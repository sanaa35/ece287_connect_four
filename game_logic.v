==> flow/design.v <==
module debouncer(
    input clk,
    input resetn,
    input noisy_signal,
    output reg debounced_signal
);
    parameter DEBOUNCE_INTERVAL = 1000000; 
    reg [19:0] counter;  
    reg last_stable_signal;   
    always @(posedge clk or negedge resetn) begin
        if (!resetn) begin
            counter <= 0;
            debounced_signal <= 0;
            last_stable_signal <= 0;
        end else begin
            if (noisy_signal != last_stable_signal) begin
                last_stable_signal <= noisy_signal;
                counter <= 0;
            end else if (counter < DEBOUNCE_INTERVAL) begin
                counter <= counter + 1;
            end else if (counter == DEBOUNCE_INTERVAL) begin
                debounced_signal <= last_stable_signal;
            end
        end
    end
endmodule
module game_logic(
	input clock,
	input resetn,
	input button1,
	input button0,
	input [7:0]player_input,
	output reg [2:0] colour,
	output reg [9:0] x,
	output reg [8:0] y,
	output reg plot
);
	reg win_flag;  
	integer row, col, tally, dir_x, dir_y, jelly;  
	reg [26:0] counter;
	reg done;
	reg [1:0] game_board[7:0][5:0];  
	integer i,j;
	integer count[7:0];  
	initial begin
		for (i = 0; i < 8; i = i + 1) begin
			count[i] = 5;
		end
	end
	reg turn;  
	parameter GRID_LINE_WIDTH = 4;
	parameter CELL_WIDTH = 40;
	parameter CELL_HEIGHT = 40;
	reg GRID_COLOR = 3'b001;  
	wire [9:0] debounced_input;
	wire debounced_resetn;
	debouncer debounce_0(
	.clk(clock),
	.resetn(resetn),
	.noisy_signal(player_input[0]),
	.debounced_signal(debounced_input[0])
	);
	debouncer debounce_1(
	.clk(clock),
	.resetn(resetn),
	.noisy_signal(player_input[1]),
	.debounced_signal(debounced_input[1])
	);
	debouncer debounce_2(
	.clk(clock),
	.resetn(resetn),
	.noisy_signal(player_input[2]),
	.debounced_signal(debounced_input[2])
	);
	debouncer debounce_3(
	.clk(clock),
	.resetn(resetn),
	.noisy_signal(player_input[3]),
	.debounced_signal(debounced_input[3])
	);
	debouncer debounce_4(
	.clk(clock),
	.resetn(resetn),
	.noisy_signal(player_input[4]),
	.debounced_signal(debounced_input[4])
	);
	debouncer debounce_5(
	.clk(clock),
	.resetn(resetn),
	.noisy_signal(player_input[5]),
	.debounced_signal(debounced_input[5])
	);
	debouncer debounce_6(
	.clk(clock),
	.resetn(resetn),
	.noisy_signal(player_input[6]),
	.debounced_signal(debounced_input[6])
	);
	debouncer debounce_7(
	.clk(clock),
	.resetn(resetn),
	.noisy_signal(player_input[7]),
	.debounced_signal(debounced_input[7])
	);
	debouncer debounce_8(
	.clk(clock),
	.resetn(resetn),
	.noisy_signal(button1),
	.debounced_signal(debounced_input[8])
	);
	debouncer debounce_9(
	.clk(clock),
	.resetn(resetn),
	.noisy_signal(button0),
	.debounced_signal(debounced_input[9])
	);
	debouncer debounce_reset(
	.clk(clock),
	.resetn(resetn),
	.noisy_signal(resetn),
	.debounced_signal(debounced_resetn)
	);
	always @(posedge clock) begin
		if (!debounced_resetn) begin
			done <= 0;
			counter <= 0;
			x <= 0;
			y <= 0;
			win_flag <= 0;
			turn <= 0;
			colour <= 3'b000;  
			GRID_COLOR <= 3'b001;  
			plot <= 1'b0;
			for (i = 0; i < 8; i = i + 1) begin
				count[i] <= 5;
				for (j = 0; j < 6; j = j + 1) begin
					game_board[i][j] <= 2'b00;
			end
		end
	end else begin
		for (i = 0; i < 8; i = i + 1) begin
			if (debounced_input[i] && count[i] >= 0) begin
				if ((debounced_input[8] && turn % 2 == 1) ||
					(debounced_input[9] && turn % 2 == 0)) begin
						game_board[i][count[i]] <= (turn % 2 == 0) ? 2'b01 : 2'b10;
						count[i] <= count[i] - 1;
						turn <= turn + 1;
				end
			end
		end
		tally = 0;
		for (col = 0; col < 8; col = col + 1) begin
			for (row = 0; row < 6; row = row + 1) begin
				if (game_board[col][row] == 2'b01) begin
					tally = 1;  
					if (row < 3) begin
						for (jelly = 1; jelly < 4; jelly = jelly + 1) begin
							if (game_board[col][row + jelly] == 2'b01) begin
								tally = tally + 1;
							end
						end
					end
					if (tally == 4) begin
						win_flag <= 1;
					end
					tally = 1;  
					if (row > 2) begin
						for (jelly = 1; jelly < 4; jelly = jelly + 1) begin
							if (game_board[col][row - jelly] == 2'b01) begin
							tally = tally + 1;
							end
						end
					end
					if (tally == 4) begin
						win_flag <= 1;
					end
					tally = 1;  
					if (row < 3 && col < 5) begin
						for (jelly = 1; jelly < 4; jelly = jelly + 1) begin
							if (game_board[col + jelly][row + jelly] == 2'b01) begin
								tally = tally + 1;
							end
						end
					end
					if (tally == 4) begin
						win_flag <= 1;
					end
					tally = 1;  
					if (row > 2 && col < 5) begin
						for (jelly = 1; jelly < 4; jelly = jelly + 1) begin
							if (game_board[col + jelly][row - jelly] == 2'b01) begin
								tally = tally + 1;
							end
						end
					end
					if (tally == 4) begin
						win_flag <= 1;
					end
					tally = 1;  
					if (col < 5) begin
						for (jelly = 1; jelly < 4; jelly = jelly + 1) begin
							if (game_board[col + jelly][row] == 2'b01) begin
								tally = tally + 1;
							end
						end
					end
					if (tally == 4) begin
						win_flag <= 1;
					end
				end else if (game_board[col][row] == 2'b10) begin
					tally = 1;  
					if (row < 3) begin
						for (jelly = 1; jelly < 4; jelly = jelly + 1) begin
							if (game_board[col][row + jelly] == 2'b10) begin
								tally = tally + 1;
							end
						end
					end
					if (tally == 4) begin
						win_flag <= 1;
					end
					tally = 1;  
					if (row > 2) begin
						for (jelly = 1; jelly < 4; jelly = jelly + 1) begin
							if (game_board[col][row - jelly] == 2'b10) begin
								tally = tally + 1;
							end
						end
					end
					if (tally == 4) begin
						win_flag <= 1;
					end
					tally = 1;  
					if (row < 3 && col < 5) begin
						for (jelly = 1; jelly < 4; jelly = jelly + 1) begin
							if (game_board[col + jelly][row + jelly] == 2'b10) begin
								tally = tally + 1;
							end
						end
					end
					if (tally == 4) begin
						win_flag <= 1;
					end
					tally = 1;  
					if (row > 2 && col < 5) begin
						for (jelly = 1; jelly < 4; jelly = jelly + 1) begin
							if (game_board[col + jelly][row - jelly] == 2'b10) begin
								tally = tally + 1;
							end
						end
					end
					if (tally == 4) begin
						win_flag <= 1;
					end
					tally = 1;  
					if (col < 5) begin
						for (jelly = 1; jelly < 4; jelly = jelly + 1) begin
							if (game_board[col + jelly][row] == 2'b10) begin
								tally = tally + 1;
							end
						end
					end
					if (tally == 4) begin
						win_flag <= 1;
					end
				end
			end
		end
		if (!win_flag) begin
			i = x / CELL_WIDTH;
			j = (y / CELL_HEIGHT);
			if ((x % CELL_WIDTH < GRID_LINE_WIDTH) || (y % CELL_HEIGHT < GRID_LINE_WIDTH)) begin
				colour <= GRID_COLOR;  
			end else if (i < 8 && j >= 0 && j < 6) begin
					case (game_board[i][j])
					2'b01: colour <= 3'b100;  
					2'b10: colour <= 3'b010;  
					default: colour <= 3'b111;  
					endcase
				end else begin
					colour <= 3'b111;  
			end
			x <= (x < 360) ? x + 1 : 0;
			y <= (x < 360) ? y : (y < 240) ? y + 1 : 0;
			plot <= 1'b1;
		end else if (win_flag) begin
			if (turn % 2 == 0) begin
				colour <= 3'b010;
				GRID_COLOR <= 3'b010;
			end else begin
				colour <= 3'b100;
				GRID_COLOR <= 3'b100;
			end
			x <= (x < 360) ? x + 1 : 0;
			y <= (x < 360) ? y : (y < 240) ? y + 1 : 0;
			plot <= 1'b1;
		end
		end
	end
endmodule
# [Step by step through the tools: game_logic]
# What the tools print for game_logic, step after step.
# Lines are those of the file above, counted from 1.
# Operators: Yosys type, input widths -> output width; for muxes data width and select width s.
# The mark -- stands for no value.
[inputs] top="game_logic" clock_port="clock" library="sky130hd" pvt_corner="tt_025C_1v80"

# [Elaborated design]
# Source: Yosys, flattened and elaborated. Widths are those after wreduce. Registers that Yosys merges into a memory's read port (data or address) are not register bits. Print and check cells do not count. Equal cells are merged and count once.
# Memory sizes are those after Yosys's memory passes, which may raise the word count (mostly to a power of two), join words into wider ones and drop unused or constant bits.
[bits] reg_bits=524 mem_bits_rw=128 mem_count=1 input_bits=12 word_cells=3508
[memory_table] memory="game_board" words=64 width=2 line_no=42 rtl="reg [1:0] game_board[7:0][5:0];"
[classes] add_sub_neg=472 multipliers=1 n_div=4 n_cmp=26 equal=336 muxes=2552 n_logic=22 n_reduce_logical=46
[ops] op="$mux 32" count=2052
[ops] op="$add 32x2->32 const B" count=432
[ops] op="$eq 32x4->1 const B" count=216
[ops] op="$mux 20" count=22
[ops] op="$mux 1" count=346
[ops] op="$ge 32x1->1 const B" count=9
[ops] op="$sub 32x2->32 const B" count=8
[ops] op="$add 20x1->20 const B" count=11
[ops] op="$lt 20x20->1 const B" count=11
[ops] op="$eq 20x20->1 const B" count=11
[ops] op="$mux 2" count=102
[ops] op="$div 10x6->32 const B" count=1
[ops] op="$mod 10x6->32 const B" count=1
[ops] op="$div 9x6->32 const B" count=1
[ops] op="$mod 9x6->32 const B" count=1
[ops] op="$mux 6" count=24
[ops] op="$eq 2x1->1 const B" count=49
[ops] op="$eq 2x2->1 const B" count=49
[ops] op="$mul 32x3->5 const B" count=1
[ops] op="$lt 32x3->1 const B" count=2
[ops] op="$sub 4x6->6 const A" count=9
[ops] op="$reduce_and 3->1" count=11
[ops] op="$lt 32x4->1 const B" count=1
[ops] op="$lt 32x5->1 const B" count=1
[ops] op="$logic_not 32->1" count=1
[ops] op="$sub 4x32->32 const A" count=1
[ops] op="$add 6x6->6 const A" count=5
[ops] op="$not 1->1" count=22
# Other operator kinds: 16; their cells: 59.

# [Longest topological paths]
# Yosys ltp: most cells in a row. Word level: on the elaborated netlist, between registers, memories and ports. Mapped: between sequential cells and ports; inverters and the memories' decode and read muxes count.
[logic_depth] ltp_word=220 abc_area=0 depth_mapped=34 depth_no_buf=30

# [Netlist]
# The flow's flattened synthesis, as Yosys stat reports it; memories are mapped. The netlist is that of the ABC_AREA named above (0 if unset); the other value can give another one.
# Totals and module areas in this step are rounded.
[by_type] cell_type="sky130_fd_sc_hd__dfrtp_1" count=242 type_area_um2=6.06E+03
[by_type] cell_type="sky130_fd_sc_hd__dfxtp_1" count=282 type_area_um2=5.65E+03
[by_type] cell_type="sky130_fd_sc_hd__ha_1" count=378 type_area_um2=4.73E+03
[by_type] cell_type="sky130_fd_sc_hd__edfxtp_1" count=128 type_area_um2=3.84E+03
[by_type] cell_type="sky130_fd_sc_hd__nor2_1" count=723 type_area_um2=2.71E+03
[by_type] cell_type="sky130_fd_sc_hd__xor2_1" count=203 type_area_um2=1.78E+03
[by_type] cell_type="sky130_fd_sc_hd__xnor2_1" count=193 type_area_um2=1.69E+03
[by_type] cell_type="sky130_fd_sc_hd__nand2_1" count=343 type_area_um2=1.29E+03
[by_type] cell_type="sky130_fd_sc_hd__nor3_1" count=183 type_area_um2=915.878
[by_type] cell_type="sky130_fd_sc_hd__a21oi_1" count=169 type_area_um2=845.811
[by_type] cell_type="sky130_fd_sc_hd__o21ai_0" count=162 type_area_um2=810.778
[by_type] cell_type="sky130_fd_sc_hd__inv_1" count=191 type_area_um2=716.938
[by_type] cell_type="sky130_fd_sc_hd__nand2b_1" count=112 type_area_um2=700.672
[by_type] cell_type="sky130_fd_sc_hd__nand3_1" count=140 type_area_um2=700.672
[by_type] cell_type="sky130_fd_sc_hd__or3_1" count=111 type_area_um2=694.416
[by_type] cell_type="sky130_fd_sc_hd__nor3b_1" count=86 type_area_um2=645.619
[by_type] cell_type="sky130_fd_sc_hd__clkbuf_1" count=168 type_area_um2=630.605
[by_type] cell_type="sky130_fd_sc_hd__o22ai_1" count=98 type_area_um2=613.088
# Not listed: further types 78, cells in them 960.
[synth_totals] stdcells=4872 yosys_area_um2=42400 seq_area_um2=15500 flip_flops=652 buffers=190
# The figures by module come from a second, unflattened synthesis with its own total; it is not the netlist above.
[hier_totals] hier_cells=5101 hier_area_um2=44700
# Each row is one instance without its submodules.
[modules] module="game_logic" n_inst=1 cells=3517 mod_area_um2=30200 mod_seq_area_um2=9490
[modules] module="debouncer" n_inst=11 cells=144 mod_area_um2=1320 mod_seq_area_um2=551

# [Path before layout]
# Source: OpenSTA report_checks on the synthesized netlist (no wires, ideal clock, input and output delay 20% of the period each), path of least setup slack; recovery checks are left aside. Register names are those of the netlist, which keeps one name where synthesis merged equal registers.
[synth_timing] path_kind="reg-to-reg" start="register x[7]" end="register colour[1]" period_ns=7.5 launch_ns=0.000 t_arrival_ns=6.939 t_required_ns=7.426 setup_slack_ns=0.487 path_delay_ns=7.013 stages=28 path_buffers=2 period_less_setup_slack_ns=7.013
# "path_delay_ns" is the arrival time less input delay plus setup time.
# "stages" counts driving pins, that of a launching flip-flop among them; a cell with two outputs on the path counts twice.
# "period_less_setup_slack_ns" is the clock period less the worst setup slack; recovery checks do not enter. This is arithmetic on one report: input and output delays are still those of the set period (20% each).
# The rows between start and end are the longest chain of elaborated cells between them; the timing report does not say that the signal goes this way. Where chains are equally long, one stands for them.
# Each line given opens the expression or statement behind the cell; cells for indexed reads and writes are added by Yosys, which also makes memories of some case tables.
# The chain passes a memory read, where the word-level depth is cut; so it can be longer than that depth.
# A register here has more assigning lines than the two given.
[synth_via] cell_sequence="sky130_fd_sc_hd__dfxtp_1 > sky130_fd_sc_hd__clkbuf_1 > sky130_fd_sc_hd__nor2_1 > sky130_fd_sc_hd__inv_1 > sky130_fd_sc_hd__ha_1 > sky130_fd_sc_hd__nand2b_1 > sky130_fd_sc_hd__a311oi_2 > sky130_fd_sc_hd__nor3_1 > sky130_fd_sc_hd__a21boi_0 > sky130_fd_sc_hd__or4_1 > sky130_fd_sc_hd__nor4_2 > sky130_fd_sc_hd__maj3_1 > sky130_fd_sc_hd__a221o_1 > sky130_fd_sc_hd__inv_1 > sky130_fd_sc_hd__ha_1 > sky130_fd_sc_hd__inv_1 > sky130_fd_sc_hd__ha_1 > sky130_fd_sc_hd__inv_1 > sky130_fd_sc_hd__ha_1 > sky130_fd_sc_hd__clkbuf_1 > sky130_fd_sc_hd__mux4_2 > sky130_fd_sc_hd__mux4_2 > sky130_fd_sc_hd__or3_1 > sky130_fd_sc_hd__and4_1 > sky130_fd_sc_hd__ha_1 > sky130_fd_sc_hd__a211o_1 > sky130_fd_sc_hd__or3_1 > sky130_fd_sc_hd__a31oi_1" elab_chain_cells=10
[synth_rtl] item="from (decl)" line_no=34 rtl="output reg [9:0] x,"
[synth_rtl] item="from (assign)" line_no=283 rtl="x <= (x < 360) ? x + 1 : 0;"
[synth_rtl] item="from (assign)" line_no=294 rtl="x <= (x < 360) ? x + 1 : 0;"
[synth_rtl] item="$div 10x6->32" line_no=270 rtl="i = x / CELL_WIDTH;"
[synth_rtl] item="$sub 4x32->32" line_no=275 rtl="case (game_board[i][j])"
[synth_rtl] item="$mul 32x3->5" line_no=275
[synth_rtl] item="$add 6x6->6" line_no=275
[synth_rtl] item="$mem_v2 64x2" line_no=42 rtl="reg [1:0] game_board[7:0][5:0];"
[synth_rtl] item="$eq 2x2->1" line_no=275
[synth_rtl] item="$pmux 3 s2" line_no=275
[synth_rtl] item="$mux 3" line_no=274 rtl="end else if (i < 8 && j >= 0 && j < 6) begin"
[synth_rtl] item="$mux 3" line_no=272 rtl="if ((x % CELL_WIDTH < GRID_LINE_WIDTH) || (y % CELL_HEIGHT < GRID_LINE_WIDTH)) begin"
[synth_rtl] item="$mux 3" line_no=269 rtl="if (!win_flag) begin"
[synth_rtl] item="to (assign)" line_no=273 rtl="colour <= GRID_COLOR;"
[synth_rtl] item="to (assign)" line_no=276 rtl="2'b01: colour <= 3'b100;"
[synth_rtl] item="to (decl)" line_no=33 rtl="output reg [2:0] colour,"

# [Worst path after layout]
# From the final timing report of entry A: the path of least setup slack in the routed layout; clock arrival at registers is part of the times.
[layout_timing] path_kind="reg-to-reg" start="register x[7]" end="register colour[0]" period_ns=5.37 launch_ns=0.64 t_arrival_ns=6.85 t_required_ns=5.97 setup_slack_ns=-0.88 stages=41 path_buffers=27
# The rows between start and end are the longest chain of elaborated cells between them; the timing report does not say that the signal goes this way. Where chains are equally long, one stands for them.
# The chain passes a memory read, where the word-level depth is cut; so it can be longer than that depth.
# A register here has more assigning lines than the two given.
[layout_via] cell_sequence="sky130_fd_sc_hd__dfxtp_2 > sky130_fd_sc_hd__nor2_4 > sky130_fd_sc_hd__inv_2 > sky130_fd_sc_hd__ha_4 > sky130_fd_sc_hd__nor2b_4 > sky130_fd_sc_hd__a2111oi_4 > sky130_fd_sc_hd__a41o_1 > sky130_fd_sc_hd__a41o_1 > sky130_fd_sc_hd__or4_4 > sky130_fd_sc_hd__nor4_4 > sky130_fd_sc_hd__nand2_1 > sky130_fd_sc_hd__buf_4 > sky130_fd_sc_hd__buf_4 > sky130_fd_sc_hd__buf_4 > sky130_fd_sc_hd__buf_4 > sky130_fd_sc_hd__buf_4 > sky130_fd_sc_hd__buf_4 > sky130_fd_sc_hd__buf_4 > [5 not listed] > sky130_fd_sc_hd__buf_4 > sky130_fd_sc_hd__buf_4 > sky130_fd_sc_hd__buf_4 > sky130_fd_sc_hd__buf_4 > sky130_fd_sc_hd__buf_4 > sky130_fd_sc_hd__buf_4 > sky130_fd_sc_hd__buf_4 > sky130_fd_sc_hd__buf_4 > sky130_fd_sc_hd__buf_4 > sky130_fd_sc_hd__buf_4 > sky130_fd_sc_hd__buf_4 > sky130_fd_sc_hd__buf_4 > sky130_fd_sc_hd__buf_4 > sky130_fd_sc_hd__buf_4 > sky130_fd_sc_hd__buf_4 > sky130_fd_sc_hd__o2bb2ai_4 > sky130_fd_sc_hd__o21ba_2 > sky130_fd_sc_hd__o211a_1" elab_chain_cells=10
[layout_rtl] item="from (decl)" line_no=34 rtl="output reg [9:0] x,"
[layout_rtl] item="from (assign)" line_no=283 rtl="x <= (x < 360) ? x + 1 : 0;"
[layout_rtl] item="from (assign)" line_no=294 rtl="x <= (x < 360) ? x + 1 : 0;"
[layout_rtl] item="$div 10x6->32" line_no=270 rtl="i = x / CELL_WIDTH;"
[layout_rtl] item="$sub 4x32->32" line_no=275 rtl="case (game_board[i][j])"
[layout_rtl] item="$mul 32x3->5" line_no=275
[layout_rtl] item="$add 6x6->6" line_no=275
[layout_rtl] item="$mem_v2 64x2" line_no=42 rtl="reg [1:0] game_board[7:0][5:0];"
[layout_rtl] item="$eq 2x2->1" line_no=275
[layout_rtl] item="$pmux 3 s2" line_no=275
[layout_rtl] item="$mux 3" line_no=274 rtl="end else if (i < 8 && j >= 0 && j < 6) begin"
[layout_rtl] item="$mux 3" line_no=272 rtl="if ((x % CELL_WIDTH < GRID_LINE_WIDTH) || (y % CELL_HEIGHT < GRID_LINE_WIDTH)) begin"
[layout_rtl] item="$mux 3" line_no=269 rtl="if (!win_flag) begin"
[layout_rtl] item="to (assign)" line_no=273 rtl="colour <= GRID_COLOR;"
[layout_rtl] item="to (assign)" line_no=276 rtl="2'b01: colour <= 3'b100;"
[layout_rtl] item="to (decl)" line_no=33 rtl="output reg [2:0] colour,"

Design game_logic on sky130hd. What follows are 2 stored runs of the flow, each under its own settings; their order means nothing. The constraints put input and output delay at 20% of the set period each and load the outputs with 0.01 pF.
"achieved clock period" means the clock period less the worst setup slack. The figure is calculated, with input and output delays left at 20% of the set period.
"worst setup path time": the worst setup path's part of the clock period (all of it between registers, 20% less for each end at a port) less its slack. A launch clock that arrives late makes it longer, a capture clock that arrives late makes it shorter.
"power" is the tool's figure for a default switching activity; nothing was simulated.
Measured values are rounded.
[entry A] settings: period_ns=5.37, CAP_MARGIN=20, CORE_MARGIN=2, CORE_UTILIZATION=40, SLEW_MARGIN=20
[entry A] result: chip area after synthesis (Yosys) 42400 sq um, die area 109000 sq um, standard-cell area of the final layout 48100 sq um, utilization 45.7 %, worst setup slack after layout -0.884 ns, total negative slack -2.62 ns, power 11.1 mW, achieved clock period 6.254 ns, worst setup path time 6.25 ns, worst setup path kind reg-to-reg
[entry B] settings: period_ns=5.25, CORE_UTILIZATION=64, SETUP_SLACK_MARGIN=0.39, PLACE_DENSITY=0.77, CORE_ASPECT_RATIO=0.91, CORE_MARGIN=3, CELL_PAD_IN_SITES_DETAIL_PLACEMENT=1, GPL_ROUTABILITY_DRIVEN=1, CAP_MARGIN=30, MIN_ROUTING_LAYER=met1, MAX_ROUTING_LAYER=met5, SLEW_MARGIN=20
[entry B] result: did not finish, clock tree synthesis stopped with DPL-0033
